==> flow/design.v <==
module DataGen(
input             i_clk,
input             i_rst,
input             i_buffon_up,
input             i_buffon_down,
input             i_buffon_left,
input             i_buffon_right,
input      [5:0]  i_color,
output reg [8:0]  o_x,
output reg [7:0]  o_y,
output reg [5:0]  o_data,
output reg        o_done
);
reg done;
reg [8:0]  x_min;
reg [8:0]  x_max;
reg [7:0]  y_min;
reg [7:0]  y_max;
reg [30:0] color_count;
always @(posedge i_clk)
begin
    if(i_rst)
    begin
        o_x     <= 0;
        o_y     <= 0;
		  o_done  <= 0;
    end
    else
    begin 
	 o_x <= (o_x+1) % 400;  
	 if(o_x == 0)
	 o_y <= (o_y+1) % 225;
	 if((o_x == 399) && (o_y == 224))
	 o_done <= 1;
	end			
end
always @(posedge i_clk)
begin
    if(i_rst)
	 begin
	     o_data  <=  6'b111_111;
	 end
	 else
	 begin
	    if(o_x > x_min & o_x < x_max & o_y > y_min & o_y < y_max)
          o_data <= i_color[0]?color_count[30:25]:i_color;
       else
          o_data <= 6'b000000;
	 end
end
always @(posedge i_clk)
begin
    if(i_rst)
	 begin
	     x_min  <=  100;
	     x_max  <=  150;
	     y_min  <=  100;
	     y_max  <=  150;
	 end
	 else
	 begin
		  if(i_buffon_left)
		  begin
		      if(x_min >= 1)
				begin
				    x_min <= x_min - 1;
				    x_max <= x_max - 1;
				end	 
		  end
		  if(i_buffon_right)
		  begin
		      if(x_max <= 398)
				begin
				    x_min <= x_min + 1;
				    x_max <= x_max + 1;
				end	 
		  end
		  if(i_buffon_up)
		  begin
		      if(y_min >= 1)
				begin
				    y_min <= y_min - 1;
				    y_max <= y_max - 1;
				end	 
		  end
		  if(i_buffon_down)
		  begin
		      if(y_max <= 223)
				begin
				    y_min <= y_min + 1;
				    y_max <= y_max + 1;
				end	 
		  end
	 end
end
always @(posedge i_clk)
begin
if(i_color[0])
color_count <= color_count+1;
end
endmodule
* Step by step through the tools: DataGen
What the tools print for DataGen, step after step.
Line numbers count from 1 in the design file above.
Library cell names are shortened.
A cell with -- has no value.
- Top module :: DataGen
- Clock input :: i_clk
- Cell library :: sky130hd
- Library corner :: tt_025C_1v80

* Elaborated design
Source: Yosys, flattened and elaborated, memories not mapped. Widths are those after wreduce; folded enables and synchronous resets count as part of the registers. Registers that Yosys merges into a memory's read port (data or address) are not register bits. Print and check cells do not count. Equal cells are merged and count once.
- Register bits after elaboration :: 89
- Bits of input ports :: 12
- Output and inout port bits :: 24
- Elaborated cells :: 55
- Add/subtract/negate cells :: 11
- $lt $le $gt $ge :: 8
- Equal/unequal tests :: 2
- Divide/modulo/power cells :: 2
- Multiplexer cells :: 18
- Reduce/logical cells :: 2
- Bitwise operators :: 3
** Operators with widths (number)
- remainder unit 32 x 9 -> 32 bit (second input constant) :: 1
- remainder unit 32 x 8 -> 32 bit (second input constant) :: 1
- two-way mux 9 bit :: 8
- two-way mux 8 bit :: 8
- adder 31 x 1 -> 31 bit (second input constant) :: 1
- adder 9 x 1 -> 9 bit (second input constant) :: 2
- subtractor 9 x 1 -> 9 bit (second input constant) :: 2
- adder 8 x 1 -> 8 bit (second input constant) :: 2
- subtractor 8 x 1 -> 8 bit (second input constant) :: 2
- two-way mux 6 bit :: 2
- adder 9 x 1 -> 10 bit (second input constant) :: 1
- adder 8 x 1 -> 9 bit (second input constant) :: 1
- >= comparator 9 x 1 -> 1 bit (second input constant) :: 1
- greater-than comparator 9 bit :: 1
- < comparator 9 bit :: 1
- <= comparator 9 bit (second input constant) :: 1
- equality test 9 bit (second input constant) :: 1
- logical NOT 9 bit :: 1
- >= comparator 8 x 1 -> 1 bit (second input constant) :: 1
- greater-than comparator 8 bit :: 1
- < comparator 8 bit :: 1
- <= comparator 8 bit (second input constant) :: 1
- equality test 8 bit (second input constant) :: 1
- bitwise AND 1 bit :: 3
- logical AND 1 bit :: 1

* Depth
Yosys ltp: most cells in a row. Word level: on the elaborated netlist, between registers, memories and ports. Mapped: between sequential cells and ports; inverters and the memories' decode and read muxes count.
- Depth after elaboration :: 5
- ABC_AREA :: 0
- Gate-level depth with buffers :: 13
- Depth with buffers taken out :: 12

* Synthesis result
The flow's flattened synthesis, as Yosys stat reports it; memories are mapped. The netlist is that of the ABC_AREA named above (0 if unset); the other value can give another one.
Totals and module areas in this step are rounded.
- Sequential area :: 2092 µm²
- Synthesis area :: 6045 µm²
- Buffers :: 28
- Cell count :: 702
- Mapped flip-flops :: 89
** Cell types
- dfxtp_1 :: number 58, area in all 1.16E+03 µm²
- edfxtp_1 :: number 31, area in all 930.893 µm²
- ha_1 :: number 51, area in all 638.112 µm²
- xnor2_1 :: number 50, area in all 437.92 µm²
- nor2_1 :: number 72, area in all 270.259 µm²
- nand2_1 :: number 57, area in all 213.955 µm²
- inv_1 :: number 53, area in all 198.941 µm²
- nand3_1 :: number 35, area in all 175.168 µm²
- nand4_1 :: number 27, area in all 168.912 µm²
- a21oi_1 :: number 24, area in all 120.115 µm²
- xor2_1 :: number 13, area in all 113.859 µm²
- and4_1 :: number 10, area in all 87.584 µm²
- nor3_1 :: number 17, area in all 85.082 µm²
- a31oi_1 :: number 13, area in all 81.328 µm²
- and3_1 :: number 13, area in all 81.328 µm²
- mux2i_1 :: number 8, area in all 80.077 µm²
- a21o_1 :: number 10, area in all 75.072 µm²
- o41ai_1 :: number 7, area in all 61.309 µm²
Not listed: further types 54, cells in them 153.

* Worst setup path after synthesis
Path of least setup slack by OpenSTA after synthesis, without wires, with an ideal clock, recovery checks aside; 20% of the period is set as input and as output delay. Where synthesis merged equal registers, the netlist keeps one of their names.
- Path kind :: register -> register
- Start :: register o_x[1]
- End :: register o_x[6]
- Delay of the path :: 2.910 ns
- Period :: 2.91 ns
- Required time :: 2.782 ns
- Buffers on the path :: 1
- Slack :: 0.000 ns
- Time at the first pin :: 0.000 ns
- Data arrival time :: 2.782 ns
- Stages :: 14
- Setup time :: 0.128 ns
- Synthesis period reached :: 2.91 ns
"delay of the path" = arrival - input delay + setup time.
"stages" counts driving pins, that of a launching flip-flop among them; a cell with two outputs on the path counts twice.
"synthesis period reached" = period - worst setup slack (recovery checks aside). The figure is calculated, with input and output delays left at 20% of the set period.
Between the ends stands the longest chain of elaborated cells between them, by number of cells; it is not shown to be the way that was timed. Of several equally long chains one is given.
Each line given opens the expression or statement behind the cell; cells for indexed reads and writes are added by Yosys, which also makes memories of some case tables.
- Path through :: dfxtp_1 ha_1 clkbuf_1 nand4_1 or3_1 and2_1 a221oi_1 ha_1 nand2b_1 o21ai_0 nor3_1 o21ai_1 xnor2_1 nor2_1
- Cells in the longest elaborated chain :: 2
- Elaborated cells between the ends (all ways) :: 2
- Source lines of those cells :: 1
- Those cells by class :: add/sub (1); div (1)
** RTL lines, path after synthesis
- start, declared :: RTL line 9 : output reg [8:0]  o_x,
- start, assigned :: RTL line 24 : o_x     <= 0;
- start, assigned :: RTL line 30 : o_x <= (o_x+1) % 400;
- adder 9 x 1 -> 10 bit :: RTL line 30
- remainder unit 32 x 9 -> 32 bit :: RTL line 30
- end, assigned :: RTL line 24
- end, assigned :: RTL line 30
- end, declared :: RTL line 9

* Timing after layout
From the final timing report of entry B: the path of least setup slack in the routed layout; clock arrival at registers is part of the times.
- Path kind :: register -> register
- Start :: register o_x[1]
- End :: register o_x[6]
- Slack :: 0.58 ns
- Time at the first pin :: 0.34 ns
- Period :: 3.42 ns
- Stages :: 13
- Required time :: 3.65 ns
- Buffers on the path :: 0
- Data arrival time :: 3.07 ns
- Setup time :: 0.11 ns
Between the ends stands the longest chain of elaborated cells between them, by number of cells; it is not shown to be the way that was timed. Of several equally long chains one is given.
- Path through :: dfxtp_1 ha_1 nand4_1 or3_1 and2_1 a221oi_1 ha_1 nand2b_1 o21ai_0 nor3_1 o21ai_1 xnor2_1 nor2_1
- Cells in the longest elaborated chain :: 2
- Elaborated cells between the ends (all ways) :: 2
- Source lines of those cells :: 1
- Those cells by class :: add/sub (1); div (1)
** RTL lines, path post-layout
- start, declared :: RTL line 9 : output reg [8:0]  o_x,
- start, assigned :: RTL line 24 : o_x     <= 0;
- start, assigned :: RTL line 30 : o_x <= (o_x+1) % 400;
- adder 9 x 1 -> 10 bit :: RTL line 30
- remainder unit 32 x 9 -> 32 bit :: RTL line 30
- end, assigned :: RTL line 24
- end, assigned :: RTL line 30
- end, declared :: RTL line 9

## Implementation results

Measured data: module DataGen, platform sky130hd, 2 stored runs of the flow under differing settings, order arbitrary. Input and output delays are each 20% of the period that was set; the output load is 0.01 pF.
By "reached clock period" is meant the clock period of the run minus its worst setup slack. This is arithmetic on one report: input and output delays are still those of the set period (20% each).
"worst path time" is the time allowed to the run's worst setup path (the clock period less input and output delay, where it has them) less its slack. Clock arrival times count: a late capture clock shortens it, a late launch clock lengthens it.
"total power of the final layout": no workload was simulated; the value follows from the tool's default switching activity.
The measured numbers are rounded.

** Entry A
- Settings :: period_ns=2.01; CORE_UTILIZATION=60; PLACE_DENSITY=0.75; CORE_ASPECT_RATIO=1.51; CORE_MARGIN=7; CELL_PAD_IN_SITES_DETAIL_PLACEMENT=1; TNS_END_PERCENT=55; ABC_AREA=0; GPL_ROUTABILITY_DRIVEN=0; CTS_CLUSTER_DIAMETER=55; MIN_ROUTING_LAYER=met1; MAX_ROUTING_LAYER=met4; CAP_MARGIN=20; SLEW_MARGIN=20
- Outcome :: no final report: placement broke off with DPL-0033

** Entry B
- Settings :: period_ns=3.42; CAP_MARGIN=20; CORE_MARGIN=2; CORE_UTILIZATION=40; SLEW_MARGIN=20
- Cell area after synthesis :: 6045 µm²
- Worst path time :: 2.84 ns
- Critical path type :: register -> register
- Setup TNS :: 0.000 ns
- Total power of the final layout :: 2.759 mW
- Reached clock period :: 2.842 ns
- Post-layout utilization :: 46.9 %
- Worst hold slack :: 0.486 ns
- Die area :: 16110 µm²
- Lowest setup slack :: 0.578 ns
- Standard-cell area after routing :: 6862 µm²
