==> flow/design.v <==
module clkGen_7seg(input i_clk, output o_clk, seg_Tg_out, output reg [6:0] seg);
wire [3:0] seat_Hi =4'd2;	 
wire [3:0] seat_Lo =4'd8;	 
reg [20:0] counter = 21'd0;
wire [3:0] num, num1;
assign num = seg_clk ? seat_Hi : seat_Lo;  
assign seg_Tg_out = seg_clk;	 
assign seg_clk = counter[20];	 
assign o_clk = counter[10];	 
always @(posedge i_clk)
begin
    counter <= counter + 1'b1;
end
always @*
begin
	case (num)
		4'd0 : seg = 7'b0111111;
		4'd1 : seg = 7'b0000110;
		4'd2 : seg = 7'b1011011;
		4'd3 : seg = 7'b1001111;
		4'd4	:	seg = 7'b1100110;
		4'd5	:	seg = 7'b1101101;
		4'd6	:	seg = 7'b1111101;
		4'd7	:	seg = 7'b0000111;
		4'd8	:	seg = 7'b1111111;
		4'd9	:	seg = 7'b1101111;
		4'd10	:	seg = 7'b1110111;
		4'd11	:	seg = 7'b1111100;
		4'd12	:	seg = 7'b1011000;
		4'd13	:	seg = 7'b1011110;
		4'd14	:	seg = 7'b1111001;
		4'd15	:	seg = 7'b1110001;
		default:	seg = 7'b0000000;
	endcase
end
endmodule
module debounce(
input    i_clk,
input    i_swtch,
output   o_pulse
);
reg switch_sync1, switch_sync2;
always @(posedge i_clk)                       
begin 
    switch_sync1   <=  i_swtch;
    switch_sync2   <=  switch_sync1;
end	 
reg [10:0] counter;                               
always @(posedge i_clk)
begin
	 if(switch_sync2 & counter < 2000)         
	     counter <= counter + 1'b1;      			 
	 else if(~switch_sync2)                    
        counter <= 0;	 
end
assign o_pulse = (counter == 1200) ? 1'b1 : 1'b0;     
endmodule
`timescale 1ns / 1ps
module lut_mod(
    input clk,
    input rst,
    input write_en,
    input save_data,
    input show_reg,
    input [7:0] d_in,
    output [7:0] d_out
    );
reg[7:0] data_reg;
reg[7:0] ramdata[0:63];
wire[5:0] addr;
assign addr = d_in[5:0];
always @(posedge clk) 
  begin
		if(!rst) 
			data_reg <= 8'b00000000; 
		else if(save_data)
			data_reg <= d_in;
	if(write_en)
		ramdata[addr] <= data_reg;
  end
assign d_out = show_reg? ramdata[addr] : data_reg; 	
endmodule
`timescale 1ns / 1ps
module top_mod(
    input clk,
    input rst,
    input write_en,
    input save_data,
    input show_reg,
    input [7:0] d_in,
    output [7:0] d_out,
    output seg_Tg_out,
    output [6:0] seg
    );
	 wire clk_out;
	 wire save_out;
	 wire write_out;
	clkGen_7seg clock(.i_clk(clk), .o_clk(o_clk), .seg_Tg_out(seg_Tg_out), .seg(seg));
	debounce save(.i_clk(clk_out), .i_swtch(save_data), .o_pulse(save_out));
	debounce write(.i_clk(clk_out), .i_swtch(write_en), .o_pulse(write_out));
	lut_mod memorymod(.clk(clk) , .rst(rst), .write_en(write_en), .save_data(save_data), .show_reg(show_reg), .d_in(d_in) ,.d_out(d_out));
endmodule
Tool chain data of top_mod
Tool output for the design above, in the order of the flow.
Line numbers count from 1 in the design file above.
Operators carry their Yosys type and port widths (W data, S select, Z words).
Library cell names are shortened.
{ "inputs": {"top": "top_mod", "clock": "clk", "lib": "sky130hd", "lib_corner": "tt_025C_1v80"} }

Word-level counts
Counts by Yosys on the flattened word-level netlist (proc, flatten, opt, wreduce; memories kept). Register bits leave out memories and registers merged into their read ports (data or address); mux counts leave out enables and synchronous resets folded into registers. Print and check cells are left out. Cells with the same type and inputs are merged into one.
Memory sizes are those after Yosys's memory passes, which may raise the word count (mostly to a power of two), join words into wider ones and drop unused or constant bits.
{ "bits": {"out_inout_bits": 16, "n_memories": 2, "romBits": 112, "register_bits": 29, "elab_cells": 10, "ram_bits": 512} }
{ "classes": {"muxes": 5, "addsub": 1} }
{ "mem_list": {"columns": ["name", "words", "width", "read_ports", "wr", "line_no", "text"], "rows": [
  ["memorymod.ramdata", 64, 8, 1, 1, 69, "reg[7:0] ramdata[0:63];"],
  ["(name not given)", 16, 7, 1, 0, 16, "case (num)"]
]} }
{ "op_table": {"columns": ["op", "n"], "rows": [
  ["$add A21 B1 Y21 const B", 1],
  ["$mux W8", 2],
  ["$mux W6", 1],
  ["$mux W4", 1],
  ["$mux W1", 1]
]} }

Depth
Longest topological path by Yosys (ltp), each cell counted once; first at word level (registers and memories cut), then after technology mapping (sequential cells cut; the memories' decode and read muxes count).
{ "depth": {"depth_word": 1, "abc_area": 0, "ltp_mapped": 10, "mapped_depth_nobuf": 6} }

Mapped cells and area
Yosys stat after the flow's synthesis: flattened, memories mapped to cells. It holds for the ABC_AREA given above (unset counts as 0); a run with the other value may have another netlist.
{ "by_type": {"columns": ["cell", "n"], "rows": [
  ["edfxtp_1", 512],
  ["mux2i_1", 131],
  ["mux4_2", 27],
  ["dfxtp_1", 29],
  ["a22oi_1", 50],
  ["o21ai_0", 63],
  ["nand3_1", 61],
  ["nor2_1", 80],
  ["o221ai_1", 34],
  ["nor2b_1", 43],
  ["a21oi_1", 39],
  ["buf_6", 15],
  ["buf_2", 32],
  ["xnor2_1", 15],
  ["buf_4", 16],
  ["mux2_2", 10],
  ["nand2_1", 29],
  ["o32a_1", 7]
]} }
Other cell types: 35; their cells: 117.
{ "synth_totals": {"mapped_cells": 1310, "area_um2": 21583.2, "ffs": 541} }
The figures by module come from a second, unflattened synthesis with its own total; it is not the netlist above.
{ "unflattened": {"hier_cells": 1233, "area_unflattened_um2": 21355.5} }
Rows give one instance, submodules left out.
{ "by_module": {"columns": ["module", "cells", "mod_seq_area_um2", "mod_area_um2", "n_inst"], "rows": [
  ["lut_mod", 1149, 15534.9, 20465.9, 1],
  ["clkGen_7seg", 84, 420.4, 889.6, 1],
  ["top_mod", 0, 0.0, 0.0, 1]
]} }

Path before layout
Source: OpenSTA report_checks on the synthesized netlist (no wires, ideal clock, input and output delay 20% of the period each), path of least setup slack; recovery checks are left aside. Register names are those of the netlist, which keeps one name where synthesis merged equal registers.
{ "synth_timing": {"path_kind": "input to output", "from": "input d_in[2]", "to": "output d_out[4]", "output_delay_ns": 0.686, "path_buffers": 3, "launch_ns": 0.686, "clock_period_ns": 3.43, "path_slack_ns": 0.642, "stages": 7, "input_delay_ns": 0.686, "path_delay_ns": 1.416, "t_arrival_ns": 2.102, "synth_period_reached_ns": 2.788} }
"path_delay_ns" is the arrival time less input delay plus setup time.
A path that ends at an output port has no setup time.
"stages" counts driving pins, that of a launching flip-flop among them; a cell with two outputs on the path counts twice.
"synth_period_reached_ns" = period - worst setup slack (recovery checks aside). The figure is calculated, with input and output delays left at 20% of the set period.
The rows between start and end are the longest chain of elaborated cells between them; the timing report does not say that the signal goes this way. Where chains are equally long, one stands for them.
Each line given opens the expression or statement behind the cell; cells for indexed reads and writes are added by Yosys, which also makes memories of some case tables.
A memory read counts as a cell of the chain, while the word-level depth stops at memories.
{ "synth_via": {"cell_sequence": "buf_4 > buf_4 > buf_2 > mux4_2 > mux2i_1 > o32ai_1 > o32a_1", "elab_chain_len": 2} }
{ "synth_rtl": {"columns": ["item", "line_no", "text"], "rows": [
  ["start, declared", 90, "input [7:0] d_in,"],
  ["$mem_v2 Z64 W8", 69, "reg[7:0] ramdata[0:63];"],
  ["$mux W8", 81, "assign d_out = show_reg? ramdata[addr] : data_reg;"],
  ["end, declared", 91, "output [7:0] d_out,"]
]} }

Worst path after layout
Path of least setup slack in the final report of flow run 1 (OpenROAD, finished layout, wires in). Where an end is a register, its clock arrival counts in the times.
{ "layout_timing": {"path_kind": "input to output", "from": "input d_in[1]", "to": "output d_out[7]", "path_slack_ns": 0.07, "clock_period_ns": 4.25, "stages": 11, "launch_ns": 0.85, "output_delay_ns": 0.85, "path_buffers": 7, "input_delay_ns": 0.85, "t_arrival_ns": 3.33} }
The rows between start and end are the longest chain of elaborated cells between them; the timing report does not say that the signal goes this way. Where chains are equally long, one stands for them.
A memory read counts as a cell of the chain, while the word-level depth stops at memories.
{ "layout_via": {"cell_sequence": "buf_8 > buf_6 > buf_12 > buf_4 > mux4_2 > mux2i_4 > buf_4 > o211ai_1 > o32a_1 > buf_4 > dlygate4sd2_1", "elab_chain_len": 2} }
{ "layout_rtl": {"columns": ["item", "line_no", "text"], "rows": [
  ["start, declared", 90, "input [7:0] d_in,"],
  ["$mem_v2 Z64 W8", 69, "reg[7:0] ramdata[0:63];"],
  ["$mux W8", 81, "assign d_out = show_reg? ramdata[addr] : data_reg;"],
  ["end, declared", 91, "output [7:0] d_out,"]
]} }

Measured results for top_mod: 2 stored runs of the Yosys and OpenROAD flow on sky130hd. The settings differ; the order carries no meaning. The constraints put input and output delay at 20% of the set period each and load the outputs with 0.01 pF.
"worst setup path time (ns)": the worst setup path's part of the clock period (all of it between registers, 20% less for each end at a port) less its slack. A launch clock that arrives late makes it longer, a capture clock that arrives late makes it shorter.

settings of flow run 1
{
  "period_ns": 4.25,
  "CORE_UTILIZATION": 20,
  "SETUP_SLACK_MARGIN": -0.03,
  "PLACE_DENSITY_LB_ADDON": 0.05,
  "CORE_MARGIN": 6,
  "ABC_AREA": 0,
  "CTS_CLUSTER_SIZE": 18,
  "CTS_CLUSTER_DIAMETER": 289,
  "MIN_ROUTING_LAYER": "met1",
  "CAP_MARGIN": 20,
  "SLEW_MARGIN": 20
}
report of flow run 1
yosys chip area after synthesis (um^2): 21583.2
finish__design__die__area: 115944.0
finish__design__instance__area__stdcell: 26201.4
finish__design__instance__utilization: 0.2468
finish__timing__setup__ws: 0.068
finish__timing__setup__tns: 0.000
finish__timing__hold__ws: 0.415
worst setup path time (ns): 2.48
worst setup path kind: input to output

settings of flow run 2
{
  "period_ns": 4.03,
  "CORE_UTILIZATION": 16,
  "SETUP_SLACK_MARGIN": 0.57,
  "PLACE_DENSITY_LB_ADDON": 0.08,
  "CELL_PAD_IN_SITES_GLOBAL_PLACEMENT": 3,
  "TNS_END_PERCENT": 25,
  "GPL_ROUTABILITY_DRIVEN": 0,
  "CTS_CLUSTER_SIZE": 53,
  "SLEW_MARGIN": 10,
  "MIN_ROUTING_LAYER": "met2",
  "CAP_MARGIN": 20,
  "CORE_MARGIN": 2
}
report of flow run 2
yosys chip area after synthesis (um^2): 21583.2
finish__design__die__area: 137849.0
finish__design__instance__area__stdcell: 29056.6
finish__design__instance__utilization: 0.2174
finish__timing__setup__ws: 0.045
finish__timing__setup__tns: 0.000
finish__timing__hold__ws: 0.410
worst setup path time (ns): 2.37
worst setup path kind: input to output
